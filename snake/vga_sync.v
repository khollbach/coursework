==> flow/design.v <==
module vga_sync(
   input iCLK,  
   input iRST_N,
   input [9:0] iRed,
   input [9:0] iGreen,
   input [9:0] iBlue,
   output [9:0] px,
   output [9:0] py,
   output  [9:0] VGA_R,
   output  [9:0] VGA_G,
   output  [9:0] VGA_B,
   output reg VGA_H_SYNC,
   output reg VGA_V_SYNC,
   output VGA_SYNC,
   output VGA_BLANK
);
assign	VGA_BLANK	=	VGA_H_SYNC & VGA_V_SYNC;
assign	VGA_SYNC	=	1'b0;
reg [9:0] h_count, v_count;
assign px = h_count;
assign py = v_count;
parameter H_SYNC_TOTAL = 800;
parameter H_PIXELS =     640;
parameter H_SYNC_START = 659;
parameter H_SYNC_WIDTH =  96;
always@(posedge iCLK or negedge iRST_N)
begin
   if(!iRST_N)
   begin
      h_count <= 10'h000;
      VGA_H_SYNC <= 1'b0;
   end
   else
   begin
      if (h_count < H_SYNC_TOTAL-1) h_count <= h_count + 1'b1;
      else h_count <= 10'h0000;
      if (h_count >= H_SYNC_START && 
	h_count < H_SYNC_START+H_SYNC_WIDTH) VGA_H_SYNC = 1'b0;
      else VGA_H_SYNC <= 1'b1;
   end
end
parameter V_SYNC_TOTAL = 525;
parameter V_PIXELS     = 480;
parameter V_SYNC_START = 493;
parameter V_SYNC_WIDTH =   2;
parameter H_START = 699;
always @(posedge iCLK or negedge iRST_N)
begin
   if (!iRST_N)
   begin
      v_count <= 10'h0000;
      VGA_V_SYNC <= 1'b0;
   end
   else if (h_count == H_START)
   begin
      if (v_count < V_SYNC_TOTAL-1) v_count <= v_count + 1'b1;
      else v_count <= 10'h0000;
      if (v_count >= V_SYNC_START && 
		v_count < V_SYNC_START+V_SYNC_WIDTH) VGA_V_SYNC = 1'b0;
      else VGA_V_SYNC <= 1'b1;
   end
end
wire video_h_on = (h_count<H_PIXELS);
wire video_v_on = (v_count<V_PIXELS);
wire video_on = video_h_on & video_v_on;
assign VGA_R = (video_on? iRed: 10'h000);
assign VGA_G = (video_on? iGreen: 10'h000);
assign VGA_B = (video_on? iBlue: 10'h000);
endmodule
### From RTL to reports: vga_sync

Tool output for the design above, in the order of the flow.
Lines are those of the file above, counted from 1.
Cell names lack the library's common part.
Not given: --

* top: vga_sync
* clock input: iCLK
* library: sky130hd
* library corner: tt_025C_1v80

### Elaborated design

Yosys after proc, flatten, opt, wreduce and memory -nomap, before mapping. Enables and synchronous resets that opt folds into registers are not counted as muxes. Memory bits, and registers merged into a memory's read port (data or address), are not among the register bits. Print and check cells are not counted. Equal cells are merged and count once.

* register bits after elaboration: 22
* output and inout bits: 54
* word-level cells: 26
* latch bits: 0
* memories kept: 0
* memory bits (read-only): 0
* memory bits (writable): 0
* input bits: 32
* word width x clocked read ports: 0

* mux-type cells: 7
* eq/ne operators: 1
* multiply operators: 0
* bitwise logic cells: 2
* $add $sub $neg: 2
* shift-type cells: 0
* magnitude comparators: 8
* divide/modulo/power cells: 0
* reductions and logical operators: 2

Operators by type and width (number)
* 10-bit two-way mux: 5
* 10-bit < comparator with constant B: 4
* 10-bit by 1-bit adder with 10-bit output with constant B: 2
* 10-bit by 9-bit < comparator with 1-bit output with constant B: 2
* 10-bit greater-or-equal comparator with constant B: 1
* 10-bit equality test with constant B: 1
* 10-bit by 9-bit greater-or-equal comparator with 1-bit output with constant B: 1
* 1-bit AND: 2
* 1-bit logical AND: 2
* 1-bit two-way mux: 2

### Logic depth

Depth = most cells in a row (Yosys ltp): at word level without a register or memory, in the mapped netlist without a sequential cell, where the memories' decode and read muxes count.

* word-level depth: 3
* ABC_AREA: 0
* depth in mapped cells: 6
* mapped depth without buffers: 6

### Synthesis result

Source: synth_stat.txt of the flow (Yosys; design flattened, memories mapped). It holds for the ABC_AREA given above (unset counts as 0); a run with the other value may have another netlist.
The area totals of this step are shown rounded.

Cells by type
* dfrtp_1: number 22, area in all 550.528 sq um
* and2_1: number 33, area in all 206.448 sq um
* xnor2_1: number 8, area in all 70.067 sq um
* nor2_1: number 16, area in all 60.058 sq um
* nand3_1: number 11, area in all 55.053 sq um
* ha_1: number 4, area in all 50.048 sq um
* nand4bb_4: number 1, area in all 27.526 sq um
* nand2_1: number 7, area in all 26.275 sq um
* xor2_1: number 3, area in all 26.275 sq um
* a21oi_1: number 5, area in all 25.024 sq um
* nor4_1: number 4, area in all 25.024 sq um
* nor4_2: number 2, area in all 25.024 sq um
* mux2i_1: number 2, area in all 20.019 sq um
* nand3b_4: number 1, area in all 20.019 sq um
* nor3_2: number 2, area in all 20.019 sq um
* o21ai_0: number 4, area in all 20.019 sq um
* and4_1: number 2, area in all 17.517 sq um
* nor3_1: number 3, area in all 15.014 sq um

Not listed: further types 18, cells in them 22.

* buffer cells: 5
* standard cells after synthesis: 152
* sequential part of the area: 0.000551 sq mm
* synthesis area: 0.0014 sq mm
* mapped flip-flops: 22

### Worst setup path after synthesis

OpenSTA on the mapped netlist: ideal clock, no wires. The path of least setup slack (recovery checks aside). Input and output delay are each 20% of the period. Register names are those of the netlist, which keeps one name where synthesis merged equal registers.

* path kind: flip-flop to output port
* from: register v_count[8]
* to: output VGA_B[0]
* path buffers: 1
* clock period: 2.15 ns
* setup slack: 0.381 ns
* path delay: 1.339 ns
* launch time at the first pin: 0.000 ns
* data arrival time: 1.339 ns
* output delay: 0.430 ns
* stages on the path: 5
* required time: 1.720 ns
* synthesis period reached: 1.769 ns

"path delay" = arrival - input delay + setup time.
At an output port there is no setup time.
"stages on the path" counts driving pins, that of a launching flip-flop among them; a cell with two outputs on the path counts twice.
"synthesis period reached" is the clock period less the worst setup slack; recovery checks do not enter. This is arithmetic on one report: input and output delays are still those of the set period (20% each).
Between the ends stands the longest chain of elaborated cells between them, by number of cells; it is not shown to be the way that was timed. Of several equally long chains one is given.
A line is the first line of the expression or statement that the cell stems from. Yosys adds cells for indexed reads and writes and turns some case tables into memories.
At most two assigning lines are given for a register; there are more.

* cell sequence: dfrtp_1 and4_1 nor3_1 clkbuf_1 and2_1
* length of the longest elaborated chain: 3
* elaborated cells between the ends (all ways): 3
* source lines of those cells: 3
* those cells by class: compare: 1; mux: 1; logic: 1

RTL lines, path post-synthesis
* start, declared: line 19 `reg [9:0] h_count, v_count;`
* start, assigned: line 51 `v_count <= 10'h0000;`
* start, assigned: line 56 `if (v_count < V_SYNC_TOTAL-1) v_count <= v_count + 1'b1;`
* 10-bit by 9-bit < comparator with 1-bit output: line 64 `wire video_v_on = (v_count<V_PIXELS);`
* 1-bit AND: line 65 `wire video_on = video_h_on & video_v_on;`
* 10-bit two-way mux: line 68 `assign VGA_B = (video_on? iBlue: 10'h000);`
* end, declared: line 11 `output  [9:0] VGA_B,`

### Path in the finished layout

From the final timing report of run 1: the path of least setup slack in the routed layout; clock arrival at registers is part of the times.

* path kind: flip-flop to output port
* from: register v_count[6]
* to: output VGA_B[4]
* setup slack: 0.43 ns
* output delay: 0.55 ns
* data arrival time: 1.76 ns
* launch time at the first pin: 0.26 ns
* stages on the path: 8
* path buffers: 4
* required time: 2.18 ns
* clock period: 2.73 ns

Between the ends stands the longest chain of elaborated cells between them, by number of cells; it is not shown to be the way that was timed. Of several equally long chains one is given.
At most two assigning lines are given for a register; there are more.

* cell sequence: dfrtp_2 and4_4 nor3_4 buf_6 buf_6 buf_6 and2_4 buf_4
* length of the longest elaborated chain: 3
* elaborated cells between the ends (all ways): 3
* source lines of those cells: 3
* those cells by class: compare: 1; mux: 1; logic: 1

RTL lines, path after layout
* start, declared: line 19 `reg [9:0] h_count, v_count;`
* start, assigned: line 51 `v_count <= 10'h0000;`
* start, assigned: line 56 `if (v_count < V_SYNC_TOTAL-1) v_count <= v_count + 1'b1;`
* 10-bit by 9-bit < comparator with 1-bit output: line 64 `wire video_v_on = (v_count<V_PIXELS);`
* 1-bit AND: line 65 `wire video_on = video_h_on & video_v_on;`
* 10-bit two-way mux: line 68 `assign VGA_B = (video_on? iBlue: 10'h000);`
* end, declared: line 11 `output  [9:0] VGA_B,`

vga_sync through Yosys and OpenROAD on sky130hd: 2 stored runs, unordered, with their settings and measured results. The constraints put input and output delay at 20% of the set period each and load the outputs with 0.01 pF.
"achieved clock period": clock period set for the run, less the worst setup slack. It is reckoned from that one timing run; input and output delays stay at 20% of the period that was set.
"allowed time less slack (worst setup path)" = time allowed to the worst setup path (clock period - input delay - output delay, where it has them) - its slack; a late launch clock adds to it, a late capture clock takes from it.
By "power" is meant OpenSTA's value without simulated activity: inputs other than the clock are taken to toggle once in ten clock periods, and the tool carries that through the logic.
Values from the reports are rounded here.

### Run 1

==> flow/run.sh <==
#!/bin/bash
# the make line also repeats the synthesis and layout settings of config.mk as NAME=value (left out here)
make -C /OpenROAD-flow-scripts/flow DESIGN_CONFIG=/design/flow/config.mk WORK_HOME=/design/flow/orfs CLKGATE_MAP_FILE= finish
==> flow/config.mk <==
export PLATFORM = sky130hd
export DESIGN_NAME = vga_sync
export DESIGN_NICKNAME = vga_sync
export VERILOG_FILES = /design/flow/design.v
export SDC_FILE = /design/flow/constraint.sdc
export NUM_CORES = 4
export LEC_CHECK = 0
export CAP_MARGIN = 20
export CORE_ASPECT_RATIO = 1.16
export CORE_MARGIN = 2
export CORE_UTILIZATION = 39
export CTS_CLUSTER_DIAMETER = 93
export CTS_CLUSTER_SIZE = 16
export GPL_ROUTABILITY_DRIVEN = 1
export MAX_ROUTING_LAYER = met4
export PLACE_DENSITY = 0.59
export SETUP_SLACK_MARGIN = 0.72
export SLEW_MARGIN = 40
==> flow/constraint.sdc <==
create_clock -name core_clock -period 2.73 [get_ports {iCLK}]
set_input_delay 0.5460 -clock core_clock [delete_from_list [all_inputs] [get_ports {iCLK}]]
set_output_delay 0.5460 -clock core_clock [all_outputs]
set_load 0.01 [all_outputs]

Results of run 1:
- Worst slack on setup checks: 0.427 ns
- Mapped cell area after synthesis: 0.0014 sq mm
- Standard-cell area after layout: 0.00263 sq mm
- Post-route setup TNS: 0.000 ns
- Utilization in the final report: 0.763
- Allowed time less slack (worst setup path): 1.76 ns
- Type of the worst setup path: flip-flop to output port
- Overall die area: 0.00408 sq mm
- Power: 775 µW
- Achieved clock period: 2.303 ns

### Run 2

==> flow/run.sh <==
#!/bin/bash
# the make line also repeats the synthesis and layout settings of config.mk as NAME=value (left out here)
make -C /OpenROAD-flow-scripts/flow DESIGN_CONFIG=/design/flow/config.mk WORK_HOME=/design/flow/orfs CLKGATE_MAP_FILE= finish
==> flow/config.mk <==
export PLATFORM = sky130hd
export DESIGN_NAME = vga_sync
export DESIGN_NICKNAME = vga_sync
export VERILOG_FILES = /design/flow/design.v
export SDC_FILE = /design/flow/constraint.sdc
export NUM_CORES = 4
export LEC_CHECK = 0
export CAP_MARGIN = 25
export CORE_MARGIN = 5
export CORE_UTILIZATION = 51
export GPL_ROUTABILITY_DRIVEN = 1
export MAX_ROUTING_LAYER = met4
export PLACE_DENSITY = 0.91
export SLEW_MARGIN = 20
==> flow/constraint.sdc <==
create_clock -name core_clock -period 2.29 [get_ports {iCLK}]
set_input_delay 0.4580 -clock core_clock [delete_from_list [all_inputs] [get_ports {iCLK}]]
set_output_delay 0.4580 -clock core_clock [all_outputs]
set_load 0.01 [all_outputs]

Results of run 2:
- Worst slack on setup checks: 0.038 ns
- Mapped cell area after synthesis: 0.0014 sq mm
- Standard-cell area after layout: 0.00238 sq mm
- Post-route setup TNS: 0.000 ns
- Utilization in the final report: 0.884
- Allowed time less slack (worst setup path): 1.79 ns
- Type of the worst setup path: flip-flop to output port
- Overall die area: 0.00389 sq mm
- Power: 693 µW
- Achieved clock period: 2.252 ns
